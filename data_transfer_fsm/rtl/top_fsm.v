==> flow/design.v <==
`timescale 1ns/1ps
module ram_dp_async_read
#(parameter w=8, parameter d=16, parameter d_log=$clog2(d))
(
    input [w-1:0]data_in,
    input [d_log-1:0]addr_rd,
    input [d_log-1:0]addr_wr,
    input wr,
    input clk,
    output [w-1:0]data_out
);
reg [w-1:0] ram [0:d-1];
always @(posedge clk) begin
    if(wr) begin
        ram[addr_wr]<=data_in;
    end
end
assign data_out=ram[addr_rd];
endmodule
`timescale 1ns/1ps
module top_fsm( input clk, input rst_n, input [7:0]data_wr, input wr_en, input [4:0]wr_add, input [3:0]rd_add, input op_mode, output [15:0]data_out, 
output reg done
);
parameter [3:0] IDLE = 4'b0001, 
    READ_BYTE0=4'b0010,
    READ_BYTE1=4'b0100,
    WRITE_BYTE12=4'b1000;
reg [3:0]state, next_state;
reg [4:0] ram_pointer;
wire [7:0]fsm_in_data;
reg [4:0]fsm_in_add;
reg we;
reg [7:0] read_0;
reg [7:0] read_1;
reg [3:0] fsm_out_add;
ram_dp_async_read #(.w(8), .d(32) ) R1( .data_in(data_wr), .wr(wr_en), .clk(clk), .addr_wr(wr_add), .addr_rd(fsm_in_add), .data_out(fsm_in_data));
ram_dp_async_read #(.w(16), .d(16)) R2( .data_in({read_1,read_0}), .wr(we), .clk(clk), .addr_wr(fsm_out_add), .addr_rd(rd_add), .data_out(data_out));
always @(*) begin
    next_state=IDLE;
    fsm_in_add=0;
    we=0;
    case(state) 
        IDLE: begin
            if(op_mode == 1'b1) next_state=READ_BYTE0;
        end
        READ_BYTE0: begin
            fsm_in_add=ram_pointer;
            next_state=READ_BYTE1;
        end
        READ_BYTE1: begin
            fsm_in_add=ram_pointer;
            next_state=WRITE_BYTE12;
        end
        WRITE_BYTE12: begin
            if(done == 1'b0) begin
                next_state=READ_BYTE0;
            end
            else begin
                next_state=IDLE;
            end
            we=1; 
        end
        default: begin
            next_state=IDLE;  
        end  
    endcase
end
always @(posedge clk or negedge rst_n) begin
    if(!rst_n) begin
        state<=IDLE;
    end
    else begin
        state<=next_state;
    end
end
always @(posedge clk or negedge rst_n) begin
    if(!rst_n) begin
        ram_pointer <= 5'b0;
    end
    else if( (state == READ_BYTE0) || (state ==  READ_BYTE1) ) begin
        ram_pointer <= ram_pointer+1'b1;
    end
end
always @(posedge clk or negedge rst_n) begin
    if(!rst_n) begin
        fsm_out_add <= 4'b0;
    end
    else if ( state == READ_BYTE0) begin
        fsm_out_add <= (ram_pointer>>1) ;
    end
end
always @(posedge clk or negedge rst_n) begin
    if(!rst_n) begin
        done<=1'b0;
    end 
    else if (op_mode) begin 
        done<=1'b0;
    end
    else if (ram_pointer == 5'd31 ) begin  
        done<=1'b1;
    end
end
always @(posedge clk or negedge rst_n) begin
    if(!rst_n) begin
        read_0 <= 8'b0;
        read_1 <= 8'b0;
    end
    else begin
        read_0 <= fsm_in_data;
        read_1 <= read_0;
    end
end
endmodule
# Reports on top_fsm
# What the tools print for top_fsm, step after step.
# Line numbers count from 1 in the design file above.
# Operators: Yosys type, input widths -> output width; for muxes data width and select width s.
# Library cell names are shortened.
# Not given: n/a
# setup
top	top_fsm
clock	clk
lib	sky130hd
pvt_corner	tt_025C_1v80

# After elaboration
# Yosys after proc, flatten, opt, wreduce and memory -nomap, before mapping. Memory bits, and registers merged into a memory's read port (data or address), are not among the register bits. Print and check cells are not counted. Equal cells are merged and count once.
# Yosys's memory passes give these memory sizes; they may raise the number of words (mostly to a power of two), join words into wider ones and drop unused or constant bits.
# word_totals
output_inout_bits	17
memories	2
ramBits	512
reg_bits	22
wordCells	30
clocked_rd_ports_x_width	8
inputBits	21
# mem_list
name	size	word_bits	read_ports	write_ports	line	source
R1.ram	32	8	1	1	12	reg [w-1:0] ram [0:d-1];
R2.ram	16	16	1	1	12
# classes
n_mux	13
n_eq	5
n_addsub	1
reduce_and_logical	4
# op_table
operator	n
$pmux 4 s4	1
$mux 16	1
$mux 5	2
$mux 8	1
$add 5x1->5 const B	1
$eq 5x5->1 const B	1
$mux 1	5
$eq 4x1->1 const B	1
$eq 4x2->1 const B	1
$eq 4x3->1 const B	1
$eq 4x4->1 const B	1
$mux 4	1
$mux 2	2
$reduce_bool 2->1	1
$reduce_or 2->1	1
$logic_or 1x1->1	1
$logic_not 1->1	1

# Longest topological paths
# Depth = most cells in a row (Yosys ltp): at word level without a register or memory, in the mapped netlist without a sequential cell, where the memories' decode and read muxes count.
# logic_depth
ltp_word	3
abc_area	0
depth_mapped	8
ltp_nobuf	5

# After synthesis
# Yosys stat after the flow's synthesis: flattened, memories mapped to cells. It holds for the ABC_AREA given above (unset counts as 0); a run with the other value may have another netlist.
# synth_totals
cells	1112
ff_cells	542
area_um2	21209.1
n_buf	66
seqArea_um2	16126.7
# by_type
type	n	type_area_um2
edfxtp_1	512	1.54E+04
mux4_2	94	2117.03
dfrtp_1	29	725.696
mux2_2	28	315.302
nor2_1	76	285.274
mux2i_1	23	230.221
clkbuf_1	36	135.13
a31oi_1	21	131.376
a22oi_1	16	120.115
nand2_1	31	116.362
o21a_1	15	112.608
buf_2	21	105.101
nand3_1	21	105.101
and3_1	16	100.096
o21ai_0	19	95.091
o22ai_1	14	87.584
a221o_1	8	80.077
or3b_2	9	78.826
# Not listed: further types 35, cells in them 123.
# The figures by module come from a second, unflattened synthesis with its own total; it is not the netlist above.
# hier_totals
hier_cells	884
area_unflattened_um2	20609.8
# Each row is one instance without its submodules.
# modules
mod	cells	n_inst	seq_area_um2	area_um2
ram_dp_async_read	409	1	7687.4	9893.2
ram_dp_async_read	416	1	7687.4	9723.1
top_fsm	59	1	752.0	993.5

# Path before layout
# Path of least setup slack by OpenSTA after synthesis, without wires, with an ideal clock, recovery checks aside; 20% of the period is set as input and as output delay. Where synthesis merged equal registers, the netlist keeps one of their names.
# synth_path
kind	input port to output port
start	input port rd_add[0]
end	output port data_out[0]
out_delay_ns	0.776
launch_ns	0.776
clock_period_ns	3.88
stages	4
required_time_ns	3.104
path_delay_ns	1.714
path_slack_ns	0.614
input_delay_ns	0.776
path_buffers	2
t_arrival_ns	2.490
synth_period_reached_ns	3.266
# "path_delay_ns" = arrival - input delay + setup time.
# At an output port there is no setup time.
# "stages" counts driving pins, that of a launching flip-flop among them; a cell with two outputs on the path counts twice.
# "synth_period_reached_ns" is the clock period less the worst setup slack; recovery checks do not enter. This is arithmetic on one report: input and output delays are still those of the set period (20% each).
# Between the ends stands the longest chain of elaborated cells between them, by number of cells; it is not shown to be the way that was timed. Of several equally long chains one is given.
# Each line given opens the expression or statement behind the cell; cells for indexed reads and writes are added by Yosys, which also makes memories of some case tables.
# The chain passes a memory read, where the word-level depth is cut; so it can be longer than that depth.
# synth_via
cell_sequence	clkbuf_1 > buf_2 > mux4_2 > mux4_2
elab_chain_len	1
cells_between	1
lines_between	1
cone_classes	1 x memory
# synth_lines
element	line	source
start: declaration	21	module top_fsm( input clk, input rst_n, input [7:0]data_wr, input wr_en, input [4:0]wr_add, input [3:0]rd_add, ...
$mem_v2 16x16	12	reg [w-1:0] ram [0:d-1];
end: declaration	21

# Path in the finished layout
# From the final timing report of flow run 1: the path of least setup slack in the routed layout; clock arrival at registers is part of the times.
# layout_path
kind	input port to output port
start	input port rd_add[0]
end	output port data_out[4]
path_slack_ns	0.02
stages	5
launch_ns	0.69
t_arrival_ns	2.75
input_delay_ns	0.69
clock_period_ns	3.47
out_delay_ns	0.69
path_buffers	3
required_time_ns	2.78
# Between the ends stands the longest chain of elaborated cells between them, by number of cells; it is not shown to be the way that was timed. Of several equally long chains one is given.
# The chain passes a memory read, where the word-level depth is cut; so it can be longer than that depth.
# layout_via
cell_sequence	buf_4 > buf_4 > mux4_2 > mux4_2 > clkdlybuf4s50_1
elab_chain_len	1
cells_between	1
lines_between	1
cone_classes	1 x memory
# layout_lines
element	line	source
start: declaration	21	module top_fsm( input clk, input rst_n, input [7:0]data_wr, input wr_en, input [4:0]wr_add, input [3:0]rd_add, ...
$mem_v2 16x16	12	reg [w-1:0] ram [0:d-1];
end: declaration	21

# Measured results for top_fsm: 2 stored runs of the Yosys and OpenROAD flow on sky130hd. The settings differ; the order carries no meaning. The constraints put input and output delay at 20% of the set period each and load the outputs with 0.01 pF.
# "critical_path_time_ns" is the time allowed to the run's worst setup path (the clock period less input and output delay, where it has them) less its slack. Clock arrival times count: a late capture clock shortens it, a late launch clock lengthens it.
# A setting shown as . is not set for that run.
run name	period_ns	CORE_UTILIZATION	SETUP_SLACK_MARGIN	PLACE_DENSITY_LB_ADDON	CORE_MARGIN	CELL_PAD_IN_SITES_GLOBAL_PLACEMENT	CELL_PAD_IN_SITES_DETAIL_PLACEMENT	TNS_END_PERCENT	CTS_CLUSTER_SIZE	CTS_CLUSTER_DIAMETER	MIN_ROUTING_LAYER	CAP_MARGIN	SLEW_MARGIN	post_synth_area_um2	die_um2	util_pct	worstSetupSlack_ns	critical_path_time_ns	path_kind
flow run 1	3.47	46	-0.26	0.05	5	2	2	5	49	175	met2	20	20	21209.1	50501.3	51.3	0.025	2.06	input port to output port
flow run 2	3.08	40	-0.12	.	2	.	.	.	.	.	.	20	20	21209.1	54880.1	47.3	-0.050	1.90	input port to output port
